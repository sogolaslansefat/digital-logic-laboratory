==> flow/design.v <==
module WaveformGenerator(
    input wire clk,
    input wire reset,
    input [7:0] inSine,
    output reg [7:0] outR,
    output reg [7:0] outS,
    output reg [7:0] outTri,
    output reg [7:0] outTra,
    output reg [7:0] outSine,
    output reg [7:0] outHalf,
    output reg [7:0] outFull);
    wire [7:0] count;
    Counter8bit counter(clk, reset, count);
    always @(posedge clk) begin
        outR <= 8'd255 / (8'd255 - count);
    end
    always @(posedge clk) begin
        if (count <= 8'd127)
            outS <= 8'd255;
        else
            outS <= 8'b0;
    end
    always @(posedge clk) begin
        if (count <= 8'd127)
            outTri <= (count << 1);
        else
            outTri <= 9'd511 - (count << 1);
    end
    always @(posedge clk) begin
        if (count <= 8'd63)
            outTra <= 9'd511 - (count << 2);
        else if (count <= 8'd192)
            outTra <= 8'd0;
        else
            outTra <= (count << 2);
    end
    always @(posedge clk) begin
        outSine <= inSine;
    end 
    always @(posedge clk) begin
        if (inSine <= 8'd127)
            outHalf <= 8'd127;
        else
            outHalf <= inSine;
    end
    always @(posedge clk) begin
        if (inSine <= 8'd127)
            outFull <= (8'd255 - inSine);
        else
            outFull <= inSine;
    end
endmodule
module Counter8bit(
    input wire clk,
    input wire reset,
    output reg [7:0] count);
    always @(posedge clk or posedge reset) begin
        if (reset)
            count <= 8'b0;
        else
            count <= count + 1;
    end
endmodule
# Tool chain data of WaveformGenerator
# What the tools print for WaveformGenerator, step after step.
# Line numbers count from 1 in the design file above.
# A cell with n/a has no value.
[setup]
design = "WaveformGenerator"
clock = "clk"
cell_library = "sky130hd"
pvt_corner = "tt_025C_1v80"

# After elaboration
# Source: Yosys, flattened and elaborated, memories not mapped. Widths are those after wreduce. Registers that Yosys merges into a memory's read port (data or address) are not register bits. Print and check cells do not count. Equal cells are merged and count once.
[word_totals]
output_inout_bits = 56
register_bits = 64
[classes]
add_sub_neg = 5
div_mod_pow = 1
n_cmp = 4
n_mux = 5
[op_table]
columns = ["operator", "n"]
rows = [
  ["8-bit by 8-bit divider with 8-bit output with constant A", 1],
  ["8-bit two-way mux", 5],
  ["8-bit subtractor with constant A", 4],
  ["8-bit by 7-bit <= comparator with 1-bit output with constant B", 2],
  ["8-bit by 1-bit adder with 8-bit output with constant B", 1],
  ["8-bit by 6-bit <= comparator with 1-bit output with constant B", 1],
  ["8-bit <= comparator with constant B", 1],
]

# Logic depth
# Longest topological path by Yosys (ltp), each cell counted once; first at word level (registers and memories cut), then after technology mapping (sequential cells cut; the memories' decode and read muxes count).
[depth]
word_depth = 3
ABC_AREA = 1
mapped_depth = 63
ltp_nobuf = 61

# Synthesis result
# The flow's flattened synthesis, as Yosys stat reports it; memories are mapped. The netlist is that of the ABC_AREA named above (0 if unset); the other value can give another one.
[mapped]
cell_count = 375
buf_cells = 17
ff_cells = 56
yosys_area_um2 = 3239.4
[by_type]
columns = ["cell_type", "n", "area_total_um2"]
rows = [
  ["sky130_fd_sc_hd__dfxtp_1", 48, 960.922],
  ["sky130_fd_sc_hd__ha_1", 35, 437.92],
  ["sky130_fd_sc_hd__nand2_1", 67, 251.491],
  ["sky130_fd_sc_hd__dfrtp_1", 8, 200.192],
  ["sky130_fd_sc_hd__inv_1", 38, 142.637],
  ["sky130_fd_sc_hd__xor2_1", 16, 140.134],
  ["sky130_fd_sc_hd__nand3_1", 22, 110.106],
  ["sky130_fd_sc_hd__nand3_2", 11, 110.106],
  ["sky130_fd_sc_hd__xnor2_1", 10, 87.584],
  ["sky130_fd_sc_hd__nand2_2", 13, 81.328],
  ["sky130_fd_sc_hd__a21oi_1", 15, 75.072],
  ["sky130_fd_sc_hd__buf_4", 9, 67.565],
  ["sky130_fd_sc_hd__o21ai_0", 12, 60.058],
  ["sky130_fd_sc_hd__nor2_1", 10, 37.536],
  ["sky130_fd_sc_hd__nand3_4", 2, 35.034],
  ["sky130_fd_sc_hd__o21ai_2", 4, 35.034],
  ["sky130_fd_sc_hd__nor2_4", 3, 33.782],
  ["sky130_fd_sc_hd__inv_2", 8, 30.029],
]
# Other cell types: 27; their cells: 44.

# Timing after synthesis
# OpenSTA on the mapped netlist: ideal clock, no wires. The path of least setup slack (recovery checks aside). Input and output delay are each 20% of the period. Register names are those of the netlist, which keeps one name where synthesis merged equal registers.
[synth_path]
path_type = "register -> register"
from = "reg counter.count[0]"
to = "reg outR[0]"
setup_slack_ns = 1.091
path_delay_ns = 7.559
n_path_buf = 2
t_arrival_ns = 7.426
path_stages = 62
t_first_pin_ns = 0.000
clock_period_ns = 8.65
period_less_setup_slack_ns = 7.559
# "path_delay_ns" = arrival - input delay + setup time.
# "path_stages": output pins that drive a net of the path, with the launching flip-flop's if there is one; two outputs of one cell count as two.
# "period_less_setup_slack_ns" = period - worst setup slack (recovery checks aside). The figure is calculated, with input and output delays left at 20% of the set period.
# The rows between start and end are the longest chain of elaborated cells between them; the timing report does not say that the signal goes this way. Where chains are equally long, one stands for them.
# A line is the first line of the expression or statement that the cell stems from. Yosys adds cells for indexed reads and writes and turns some case tables into memories.
[synth_between]
cell_sequence = "sky130_fd_sc_hd__dfrtp_1 sky130_fd_sc_hd__buf_6 sky130_fd_sc_hd__inv_6 sky130_fd_sc_hd__buf_2 sky130_fd_sc_hd__ha_1 sky130_fd_sc_hd__nor2_1 sky130_fd_sc_hd__nor3_4 sky130_fd_sc_hd__nand2_1 sky130_fd_sc_hd__ha_1 sky130_fd_sc_hd__nand2_1 sky130_fd_sc_hd__nand2_1 sky130_fd_sc_hd__nand2_2 sky130_fd_sc_hd__nor2_4 sky130_fd_sc_hd__inv_1 sky130_fd_sc_hd__ha_1 sky130_fd_sc_hd__nand2_2 sky130_fd_sc_hd__nand2_1 sky130_fd_sc_hd__nand2_1 (+26 left out) sky130_fd_sc_hd__inv_2 sky130_fd_sc_hd__nand3_2 sky130_fd_sc_hd__and2_1 sky130_fd_sc_hd__ha_1 sky130_fd_sc_hd__nand2_1 sky130_fd_sc_hd__nor3_1 sky130_fd_sc_hd__nand2_1 sky130_fd_sc_hd__o211ai_1 sky130_fd_sc_hd__nand2_1 sky130_fd_sc_hd__nand2_1 sky130_fd_sc_hd__nand2_2 sky130_fd_sc_hd__nand2_1 sky130_fd_sc_hd__o21ai_1 sky130_fd_sc_hd__ha_1 sky130_fd_sc_hd__a21oi_1 sky130_fd_sc_hd__o21ai_0 sky130_fd_sc_hd__nand2_1 sky130_fd_sc_hd__o2111ai_1"
elab_chain_len = 2
cells_between = 2
lines_between = 1
[synth_lines]
columns = ["item", "line", "text"]
rows = [
  ["from (decl)", 56, "output reg [7:0] count);"],
  ["from (assign)", 59, "count <= 8'b0;"],
  ["from (assign)", 61, "count <= count + 1;"],
  ["8-bit subtractor", 15, "outR <= 8'd255 / (8'd255 - count);"],
  ["8-bit by 8-bit divider with 8-bit output", 15, ""],
  ["to (assign)", 15, ""],
  ["to (decl)", 5, "output reg [7:0] outR,"],
]

# Module WaveformGenerator, platform sky130hd: 2 stored runs of the flow (Yosys, OpenROAD) with differing settings, in no particular order. Input and output delays are each 20% of the period that was set; the output load is 0.01 pF.

[[run]]
name = "flow run 1"
[run.settings]
period_ns = 10.5
CORE_UTILIZATION = 59
PLACE_DENSITY_LB_ADDON = 0.19
CELL_PAD_IN_SITES_DETAIL_PLACEMENT = 2
TNS_END_PERCENT = 40
ABC_AREA = 1
GPL_ROUTABILITY_DRIVEN = 0
CTS_CLUSTER_DIAMETER = 117
CAP_MARGIN = 25
SLEW_MARGIN = 20
CORE_MARGIN = 2
[run.results]
outcome = "not finished: placement ended with error DPL-0033"

[[run]]
name = "flow run 2"
[run.settings]
period_ns = 9.64
CORE_UTILIZATION = 71
PLACE_DENSITY_LB_ADDON = 0.04
CELL_PAD_IN_SITES_GLOBAL_PLACEMENT = 3
CELL_PAD_IN_SITES_DETAIL_PLACEMENT = 0
ABC_AREA = 1
GPL_TIMING_DRIVEN = 0
GPL_ROUTABILITY_DRIVEN = 0
SLEW_MARGIN = 25
CAP_MARGIN = 20
CORE_MARGIN = 2
[run.results]
outcome = "not finished: placement ended with error FLW-0024"
